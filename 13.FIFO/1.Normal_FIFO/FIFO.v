==> flow/design.v <==
`timescale 1ns / 1ps
module FIFO(
    input  wire clk,
    input  wire rstn,
    input  wire wr_rd,
    input  wire [7:0] data_in,
    output wire full,
    output wire empty,
    output wire [7:0] data_out
 );
    reg [7:0] mem [0:31];
    reg [5:0] wr_pntr;
    reg [5:0] rd_pntr;
    always@(posedge clk or negedge rstn) begin
        if(!rstn) begin
            wr_pntr <= 5'd0;
        end else if(wr_rd)begin
            wr_pntr <= wr_pntr+1;
        end else begin
            wr_pntr <= wr_pntr; 
        end   
    end
    always@(posedge clk or negedge rstn) begin
        if(!rstn) begin
            rd_pntr <= 5'd0;
        end else if(!wr_rd)begin
            rd_pntr <= rd_pntr+1;
        end else begin
            rd_pntr <= rd_pntr; 
        end   
    end    
    always@(posedge clk) begin
        if(wr_rd)
            mem[wr_pntr[4:0]] <= data_in;
    end
    assign data_out = mem[rd_pntr[4:0]];
    assign empty = (wr_pntr == rd_pntr) ? 1'b1 : 1'b0;
    assign full  = (wr_pntr[5] == ~rd_pntr[5]) &&(wr_pntr[4:0] == rd_pntr[4:0]); 
endmodule
# From RTL to reports: FIFO
# Tool output for the design above, in the order of the flow.
# Line numbers count from 1 in the design file above.
# Operators: Yosys type, input widths -> output width; for muxes data width and select width s.
# Cell names lack the library's common part.
design:
  top_module: "FIFO"
  clk_port: "clk"
  lib: "sky130hd"
  lib_corner: "tt_025C_1v80"

# Elaborated design
# Source: Yosys, flattened and elaborated, memories not mapped. Widths are those after wreduce; folded enables and synchronous resets count as part of the registers. Registers that Yosys merges into a memory's read port (data or address) are not register bits. Print and check cells do not count. Equal cells are merged and count once.
# Memory sizes are those after Yosys's memory passes, which may raise the word count (mostly to a power of two), join words into wider ones and drop unused or constant bits.
classes:
  add_sub_neg: 2
  eq_ne: 3
  n_mux: 4
  logic: 1
  reduce_logical: 1
op_table:
  columns: ["op", "n"]
  rows:
  - ["$add 6x1->6 const B", 2]
  - ["$mux 8", 1]
  - ["$eq 6x6->1", 1]
  - ["$eq 5x5->1", 1]
  - ["$mux 5", 1]
  - ["$mux 1", 2]
  - ["$eq 1x1->1", 1]
  - ["$logic_and 1x1->1", 1]
  - ["$not 1->1", 1]
bits:
  reg_bits: 12
  ram_bits: 256
  mem_count: 1
  in_bits: 11
  word_cells: 14
memory_table:
  columns: ["name", "size", "width", "rd", "wr", "line", "text"]
  rows:
  - ["mem", 32, 8, 1, 1, 11, "reg [7:0] mem [0:31];"]

# Depth
# Depth = most cells in a row (Yosys ltp): at word level without a register or memory, in the mapped netlist without a sequential cell, where the memories' decode and read muxes count.
logic_depth:
  depth_word: 3
  abc_area: 0
  ltp_mapped: 6
  ltp_nobuf: 4

# After synthesis
# The flow's flattened synthesis, as Yosys stat reports it; memories are mapped. The netlist is that of the ABC_AREA named above (0 if unset); the other value can give another one.
# The area totals of this step are shown rounded.
synth_totals:
  mapped_cells: 469
  yosys_area_um2: 10520
  ff_cells: 268
types:
  columns: ["cell", "n"]
  rows:
  - ["edfxtp_1", 256]
  - ["mux4_2", 80]
  - ["dfrtp_1", 12]
  - ["mux2_2", 9]
  - ["nor2_1", 24]
  - ["xnor2_1", 10]
  - ["ha_1", 5]
  - ["nor3_1", 12]
  - ["clkbuf_1", 14]
  - ["buf_6", 4]
  - ["nand2_1", 12]
  - ["xor2_1", 4]
  - ["buf_2", 5]
  - ["nand3_1", 4]
  - ["nand4b_1", 2]
  - ["nand2b_1", 2]
  - ["buf_1", 3]
  - ["inv_1", 3]
# Other cell types: 7; their cells: 8.

# Path before layout
# OpenSTA on the mapped netlist: ideal clock, no wires. The path of least setup slack (recovery checks aside). Input and output delay are each 20% of the period. Register names are those of the netlist, which keeps one name where synthesis merged equal registers.
synth_timing:
  path_type: "flip-flop to output port"
  startpoint: "register rd_pntr[2]"
  endpoint: "output port data_out[1]"
  period_ns: 3.14
  out_delay_ns: 0.628
  arrival_time_ns: 2.114
  slack_ns: 0.398
  delay_ns: 2.114
  driving_pins: 7
  synth_period_reached_ns: 2.742
# "delay_ns" = arrival - input delay + setup time.
# At an output port there is no setup time.
# "driving_pins" counts driving pins, that of a launching flip-flop among them; a cell with two outputs on the path counts twice.
# "synth_period_reached_ns" is the clock period less the worst setup slack; recovery checks do not enter. This is arithmetic on one report: input and output delays are still those of the set period (20% each).
# Between the ends stands the longest chain of elaborated cells between them, by number of cells; it is not shown to be the way that was timed. Of several equally long chains one is given.
# Each line given opens the expression or statement behind the cell; cells for indexed reads and writes are added by Yosys, which also makes memories of some case tables.
# The chain passes a memory read, where the word-level depth is cut; so it can be longer than that depth.
# At most two assigning lines are given for a register; there are more.
synth_via:
  path_cell_list: "dfrtp_1 > clkbuf_1 > buf_2 > buf_1 > mux4_2 > mux4_2 > mux2_2"
  elab_chain_cells: 1
  cone_cells: 1
  cone_lines: 1
synth_lines:
  columns: ["element", "line", "text"]
  rows:
  - ["from (decl)", 13, "reg [5:0] rd_pntr;"]
  - ["from (assign)", 27, "rd_pntr <= rd_pntr+1;"]
  - ["from (assign)", 29, "rd_pntr <= rd_pntr;"]
  - ["$mem_v2 32x8", 11, "reg [7:0] mem [0:31];"]
  - ["to (decl)", 9, "output wire [7:0] data_out"]

# Timing after layout
# Path of least setup slack in the final report of run 1 (OpenROAD, finished layout, wires in). Where an end is a register, its clock arrival counts in the times.
layout_timing:
  path_type: "flip-flop to output port"
  startpoint: "register rd_pntr[1]"
  endpoint: "output port data_out[1]"
  period_ns: 3.55
  out_delay_ns: 0.71
  arrival_time_ns: 3.00
  slack_ns: -0.16
  driving_pins: 7
# Between the ends stands the longest chain of elaborated cells between them, by number of cells; it is not shown to be the way that was timed. Of several equally long chains one is given.
# The chain passes a memory read, where the word-level depth is cut; so it can be longer than that depth.
# At most two assigning lines are given for a register; there are more.
layout_via:
  path_cell_list: "dfrtp_4 > buf_4 > buf_12 > mux4_2 > mux4_2 > mux2_2 > dlygate4sd2_1"
  elab_chain_cells: 1
  cone_cells: 1
  cone_lines: 1
layout_lines:
  columns: ["element", "line", "text"]
  rows:
  - ["from (decl)", 13, "reg [5:0] rd_pntr;"]
  - ["from (assign)", 27, "rd_pntr <= rd_pntr+1;"]
  - ["from (assign)", 29, "rd_pntr <= rd_pntr;"]
  - ["$mem_v2 32x8", 11, "reg [7:0] mem [0:31];"]
  - ["to (decl)", 9, "output wire [7:0] data_out"]

# Flow measurements of FIFO on sky130hd: 2 stored runs with different settings, listed in no order. Input and output delays are each 20% of the period that was set; the output load is 0.01 pF.
# "achieved_period_ns" = clock period - worst setup slack. The figure is calculated, with input and output delays left at 20% of the set period.
# "worst_path_allowed_less_slack_ns": the worst setup path's part of the clock period (all of it between registers, 20% less for each end at a port) less its slack. A launch clock that arrives late makes it longer, a capture clock that arrives late makes it shorter.
# "power.total_uw": no workload was simulated; the value follows from the tool's default switching activity.
# The measured numbers are rounded.
runs:
  - name: "run 1"
    settings:
      period_ns: 3.55
      CORE_UTILIZATION: 63
      SETUP_SLACK_MARGIN: -0.16
      PLACE_DENSITY_LB_ADDON: 0.25
      TNS_END_PERCENT: 80
      GPL_ROUTABILITY_DRIVEN: 0
      CTS_CLUSTER_SIZE: 98
      CTS_CLUSTER_DIAMETER: 280
      CAP_MARGIN: 0
      MIN_ROUTING_LAYER: "met2"
      MAX_ROUTING_LAYER: "met5"
      CORE_MARGIN: 2
      SLEW_MARGIN: 20
    results:
      power.total_uw: 8349
      die_area_um2: 17740
      final_setup_ws_ns: -0.163
      worst_path_allowed_less_slack_ns: 3.00
      critical_path_type: "flip-flop to output port"
      finalUtil_pct: 70.3
      synthArea_um2: 10520
      final_setup_tns_ns: -0.716
      achieved_period_ns: 3.713
  - name: "run 2"
    settings:
      period_ns: 4.29
      CORE_UTILIZATION: 50
      SETUP_SLACK_MARGIN: 0.77
      CORE_ASPECT_RATIO: 0.95
      CELL_PAD_IN_SITES_GLOBAL_PLACEMENT: 2
      CELL_PAD_IN_SITES_DETAIL_PLACEMENT: 0
      ABC_AREA: 1
      GPL_TIMING_DRIVEN: 0
      CTS_CLUSTER_DIAMETER: 114
      CAP_MARGIN: 20
      CORE_MARGIN: 2
      SLEW_MARGIN: 20
    results:
      final_setup_ws_ns: 0.873
      worst_path_allowed_less_slack_ns: 2.56
      critical_path_type: "flip-flop to output port"
      final_setup_tns_ns: 0.000
      finalUtil_pct: 58.3
      achieved_period_ns: 3.417
      synthArea_um2: 11250
      power.total_uw: 9300
      die_area_um2: 23710
